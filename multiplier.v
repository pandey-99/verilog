==> flow/design.v <==
`timescale 1ns/1ps
module mul_data (equalZ,loadA,loadB,loadP,clrP,decB,data_in,clk);                 
input loadA,loadB,loadP,clrP,decB,clk;
input[15:0] data_in;
output equalZ;
wire [15:0] X,Y,Z,Bout,bus;
assign bus= data_in;
  PIPO1 A (.dout(X),.d_in(bus),.ld(loadA),.clk(clk));                           
  PIPO2 P (.dout(Y),.din(Z),.ld(loadP),.clr(clrP),.clk(clk));                   
  CNTR B (.Bout(Bout),.data_in(bus),.ld(loadB),.decB(decB),.clk(clk));          
  Add AD (.out(Z),.in1(X),.in2(Y));                                             
  EqualZ COMP (.equalZ(equalZ),.Bout(Bout));                                    
endmodule
module PIPO1 (dout,d_in,ld,clk);                                               
input [15:0] d_in;
input ld,clk;
output reg [15:0] dout;
always@(posedge clk)
if (ld) dout<=d_in;
endmodule
module PIPO2 (dout,din,ld,clr,clk);                                         
input [15:0] din;
input ld,clr,clk;
output reg [15:0] dout;
always@(posedge clk)
if(clr) dout<=16'b0;
else if(ld) dout<=din;
endmodule
module Add (out,in1,in2);                                               
input [15:0] in1,in2;
output reg [15:0] out;
always @(*)
out=in1+in2;
endmodule
module EqualZ (equalZ,Bout);                                           
input [15:0]Bout;
output equalZ;
assign equalZ=(Bout==1);
endmodule
module CNTR (Bout,data_in,ld,decB,clk);                           
input [15:0] data_in;
input ld,decB,clk;
output reg [15:0] Bout;
always @(posedge clk)
if(ld) Bout<=data_in;
else if (decB) Bout<=Bout-1;
endmodule
module controller (loadA,loadB,loadP,clrP,decB,done,clk,equalZ,start);                 
input clk,equalZ,start; 
output reg loadA,loadB,loadP,clrP,decB,done;
reg [2:0] state;
parameter S0=3'b000,S1=3'b001,S2=3'b010,S3=3'b011,S4=3'b100;
always@(posedge clk)
begin
case (state)
  S0: if (start) state<=S1;                                     
  S1: state<=S2;                                                                              
  S2: state<=S3;  
  S3: if (equalZ) state<=S4;                                   
  S4: state<=S4; 
  default: state<=S0;
endcase
end
always @ (state)
begin
case (state)
S0: begin #1 loadA=0;loadB=0;loadP=0;clrP=0;decB=0; end
S1: begin #1 loadA=1; end
S2: begin #1 loadA=0;loadB=1;clrP=1; end
S3: begin #1 loadB=0;loadP=1;clrP=0;decB=1; end
S4: begin #1 done=1;loadB=0;loadP=0;decB=0; end
default: begin #1 loadA=0;loadB=0;loadP=0;clrP=0;decB=0; end
endcase
end
endmodule
== Tool chain data of mul_data ==
Tool output for the design above, in the order of the flow.
Line numbers count from 1 in the design file above.
Library cell names are shortened.
The mark -- stands for no value.

* Top module: mul_data
* Clock input: clk
* Standard-cell library: sky130hd
* Corner: tt_025C_1v80

== Elaborated design ==
Counts by Yosys on the flattened word-level netlist (proc, flatten, opt, wreduce; memories kept). Register bits leave out memories and registers merged into their read ports (data or address). Print and check cells are left out. Cells with the same type and inputs are merged into one.

* Bits in registers: 16
* Bits in latches: 0
* Bits in writable memories: 0
* ROM bits: 0
* Word width x clocked read ports: 0
* Memory cells: 0
* Input port bits: 22
* Cells after elaboration: 6

* Add/subtract/negate cells: 1
* Multiply operators: 0
* Divide/modulo/power cells: 0
* $lt $le $gt $ge: 0
* Eq/ne operators: 1
* Shift-type cells: 0
* Multiplexer cells: 2
* Bitwise gates (word level): 0
* Reductions and logical operators: 1

{| class="wikitable"
|+ Operator list
! operator !! count
|-
| two-way mux 16 bit || 2
|-
| subtractor 16 x 1 -> 16 bit (second input constant) || 1
|-
| == test 16 x 1 -> 1 bit (second input constant) || 1
|-
| nonzero test 2 bit || 1
|}

== Logic depth ==
Depth = most cells in a row (Yosys ltp): at word level without a register or memory, in the mapped netlist without a sequential cell, where the memories' decode and read muxes count.

* Depth in word-level cells: 3
* ABC_AREA: 0
* Gate-level depth with buffers: 6
* Depth with buffers taken out: 6

== Netlist ==
Source: synth_stat.txt of the flow (Yosys; design flattened, memories mapped). It holds for the ABC_AREA given above (unset counts as 0); a run with the other value may have another netlist.
The area totals of this step are shown rounded.

{| class="wikitable"
|+ Cell types
! type !! count !! total area (um^2)
|-
| edfxtp_1 || 16 || 480.461
|-
| xnor2_1 || 7 || 61.309
|-
| nand2_1 || 16 || 60.058
|-
| o21ai_0 || 11 || 55.053
|-
| xor2_1 || 5 || 43.792
|-
| or4_4 || 3 || 33.782
|-
| ha_1 || 2 || 25.024
|-
| nor2_1 || 6 || 22.522
|-
| nor4_4 || 1 || 21.27
|-
| nand3_1 || 4 || 20.019
|-
| nor4_1 || 3 || 18.768
|-
| inv_1 || 4 || 15.014
|-
| clkbuf_8 || 1 || 13.763
|-
| or3_1 || 2 || 12.512
|-
| mux2_2 || 1 || 11.261
|-
| mux2i_1 || 1 || 10.01
|-
| nor3_1 || 2 || 10.01
|-
| nor3_2 || 1 || 10.01
|}

Other cell types: 10; their cells: 11.

* Cells in the netlist: 97
* Synthesis area: 1000 um^2
* Sequential area: 480 um^2
* Flip-flop cells: 16
* Buffer cells: 3

By module: a second synthesis without flattening, with its own total; a netlist apart from the flattened one above.

* Cell total of the unflattened synthesis: 93
* Area total of the unflattened synthesis: 980 um^2

Each row is one instance without its submodules.

{| class="wikitable"
|+ Modules
! module !! times used !! cells !! area (um^2) !! sequential area (um^2)
|-
| CNTR || 1 || 88 || 940 || 480
|-
| EqualZ || 1 || 5 || 36 || 0.0
|-
| mul_data || 1 || 0 || 0.0 || 0.0
|}

== Timing after synthesis ==
Source: OpenSTA report_checks on the synthesized netlist (no wires, ideal clock, input and output delay 20% of the period each), path of least setup slack; recovery checks are left aside. Register names are those of the netlist, which keeps one name where synthesis merged equal registers.

* Path type: reg2out
* Start: register B.Bout[9]
* End: output port equalZ
* Clock period: 2.51 ns
* Output delay: 0.502 ns
* Time at the first pin: 0.000 ns
* Arrival: 1.511 ns
* Path slack: 0.497 ns
* Path delay: 1.511 ns
* Driving pins on the path: 4
* Path buffers: 0
* Synthesis period reached: 2.013 ns

"path delay" is the arrival time less input delay plus setup time.
At an output port there is no setup time.
"driving pins on the path": output pins that drive a net of the path, with the launching flip-flop's if there is one; two outputs of one cell count as two.
"synthesis period reached" is the clock period less the worst setup slack; recovery checks do not enter. This is arithmetic on one report: input and output delays are still those of the set period (20% each).
Between the ends stands the longest chain of elaborated cells between them, by number of cells; it is not shown to be the way that was timed. Of several equally long chains one is given.
A line is the first line of the expression or statement that the cell stems from. Yosys adds cells for indexed reads and writes and turns some case tables into memories.

* Cell sequence: edfxtp_1 > or4_4 > nor4_1 > and3_1
* Length of the longest elaborated chain: 1
* Elaborated cells on any way between the ends: 1
* Source lines of those cells: 1
* Classes of those cells: 1 x eq/ne

{| class="wikitable"
|+ Ends and longest elaborated chain, post-synthesis
! element !! RTL line !! text
|-
| start, declared || 43 || <nowiki>output reg [15:0] Bout;</nowiki>
|-
| start, assigned || 45 || <nowiki>if(ld) Bout<=data_in;</nowiki>
|-
| start, assigned || 46 || <nowiki>else if (decB) Bout<=Bout-1;</nowiki>
|-
| == test 16 x 1 -> 1 bit || 38 || <nowiki>assign equalZ=(Bout==1);</nowiki>
|-
| end, declared || 5 || <nowiki>output equalZ;</nowiki>
|}

== Worst path after layout ==
From the final timing report of flow run A: the path of least setup slack in the routed layout; clock arrival at registers is part of the times.

* Path type: reg2out
* Start: register B.Bout[10]
* End: output port equalZ
* Clock period: 2.34 ns
* Output delay: 0.47 ns
* Time at the first pin: 0.28 ns
* Arrival: 1.74 ns
* Path slack: 0.13 ns
* Driving pins on the path: 5
* Path buffers: 1

Between the ends stands the longest chain of elaborated cells between them, by number of cells; it is not shown to be the way that was timed. Of several equally long chains one is given.

* Cell sequence: edfxtp_1 > or4_4 > nor4_4 > and3_1 > buf_2
* Length of the longest elaborated chain: 1
* Elaborated cells on any way between the ends: 1
* Source lines of those cells: 1
* Classes of those cells: 1 x eq/ne

{| class="wikitable"
|+ Ends and longest elaborated chain, post-layout
! element !! RTL line !! text
|-
| start, declared || 43 || <nowiki>output reg [15:0] Bout;</nowiki>
|-
| start, assigned || 45 || <nowiki>if(ld) Bout<=data_in;</nowiki>
|-
| start, assigned || 46 || <nowiki>else if (decB) Bout<=Bout-1;</nowiki>
|-
| == test 16 x 1 -> 1 bit || 38 || <nowiki>assign equalZ=(Bout==1);</nowiki>
|-
| end, declared || 5 || <nowiki>output equalZ;</nowiki>
|}

Lab notebook: mul_data

Design mul_data on sky130hd. What follows are 2 stored runs of the flow, each under its own settings; their order means nothing. The constraints put input and output delay at 20% of the set period each and load the outputs with 0.01 pF.
"achieved clock period" is the run's clock period less its worst setup slack. It is reckoned from that one timing run; input and output delays stay at 20% of the period that was set.
By "worst setup path time" is meant the share of the clock period that the worst setup path is allowed (20% is reserved at inputs, 20% at outputs), minus its slack. Clock arrival times at its registers enter into it.
By "power" is meant OpenSTA's value without simulated activity: inputs other than the clock are taken to toggle once in ten clock periods, and the tool carries that through the logic.
Values from the reports are rounded here.

Flow run A
==> flow/run.sh <==
#!/bin/bash
# the make line also repeats the synthesis and layout settings of config.mk as NAME=value (left out here)
make -C /OpenROAD-flow-scripts/flow DESIGN_CONFIG=/design/flow/config.mk WORK_HOME=/design/flow/orfs CLKGATE_MAP_FILE= finish
==> flow/config.mk <==
export PLATFORM = sky130hd
export DESIGN_NAME = mul_data
export DESIGN_NICKNAME = mul_data
export VERILOG_FILES = /design/flow/design.v
export SDC_FILE = /design/flow/constraint.sdc
export NUM_CORES = 4
export LEC_CHECK = 0
export CAP_MARGIN = 20
export CORE_MARGIN = 2
export CORE_UTILIZATION = 40
export SETUP_SLACK_MARGIN = 0.54
export SLEW_MARGIN = 20
==> flow/constraint.sdc <==
create_clock -name core_clock -period 2.34 [get_ports {clk}]
set_input_delay 0.4680 -clock core_clock [delete_from_list [all_inputs] [get_ports {clk}]]
set_output_delay 0.4680 -clock core_clock [all_outputs]
set_load 0.01 [all_outputs]

==> results of flow run A <==
chip area after synthesis (Yosys): 1000 um^2
die area: 2900 um^2
standard-cell area of the final layout: 1500 um^2
utilization: 0.64
worst setup slack after layout: 0.13 ns
total negative slack: 0.000 ns
worst hold slack: 0.74 ns
power: 0.80 mW
achieved clock period: 2.210 ns
worst setup path time: 1.74 ns
worst setup path kind: reg2out

Flow run B
==> flow/run.sh <==
#!/bin/bash
# the make line also repeats the synthesis and layout settings of config.mk as NAME=value (left out here)
make -C /OpenROAD-flow-scripts/flow DESIGN_CONFIG=/design/flow/config.mk WORK_HOME=/design/flow/orfs CLKGATE_MAP_FILE= finish
==> flow/config.mk <==
export PLATFORM = sky130hd
export DESIGN_NAME = mul_data
export DESIGN_NICKNAME = mul_data
export VERILOG_FILES = /design/flow/design.v
export SDC_FILE = /design/flow/constraint.sdc
export NUM_CORES = 4
export LEC_CHECK = 0
export CAP_MARGIN = 20
export CORE_ASPECT_RATIO = 1.97
export CORE_MARGIN = 10
export CORE_UTILIZATION = 64
export HOLD_SLACK_MARGIN = 0.15
export SETUP_SLACK_MARGIN = 0.15
export SLEW_MARGIN = 35
==> flow/constraint.sdc <==
create_clock -name core_clock -period 2.29 [get_ports {clk}]
set_input_delay 0.4580 -clock core_clock [delete_from_list [all_inputs] [get_ports {clk}]]
set_output_delay 0.4580 -clock core_clock [all_outputs]
set_load 0.01 [all_outputs]

==> results of flow run B <==
did not finish, floorplanning stopped with PDN-0185
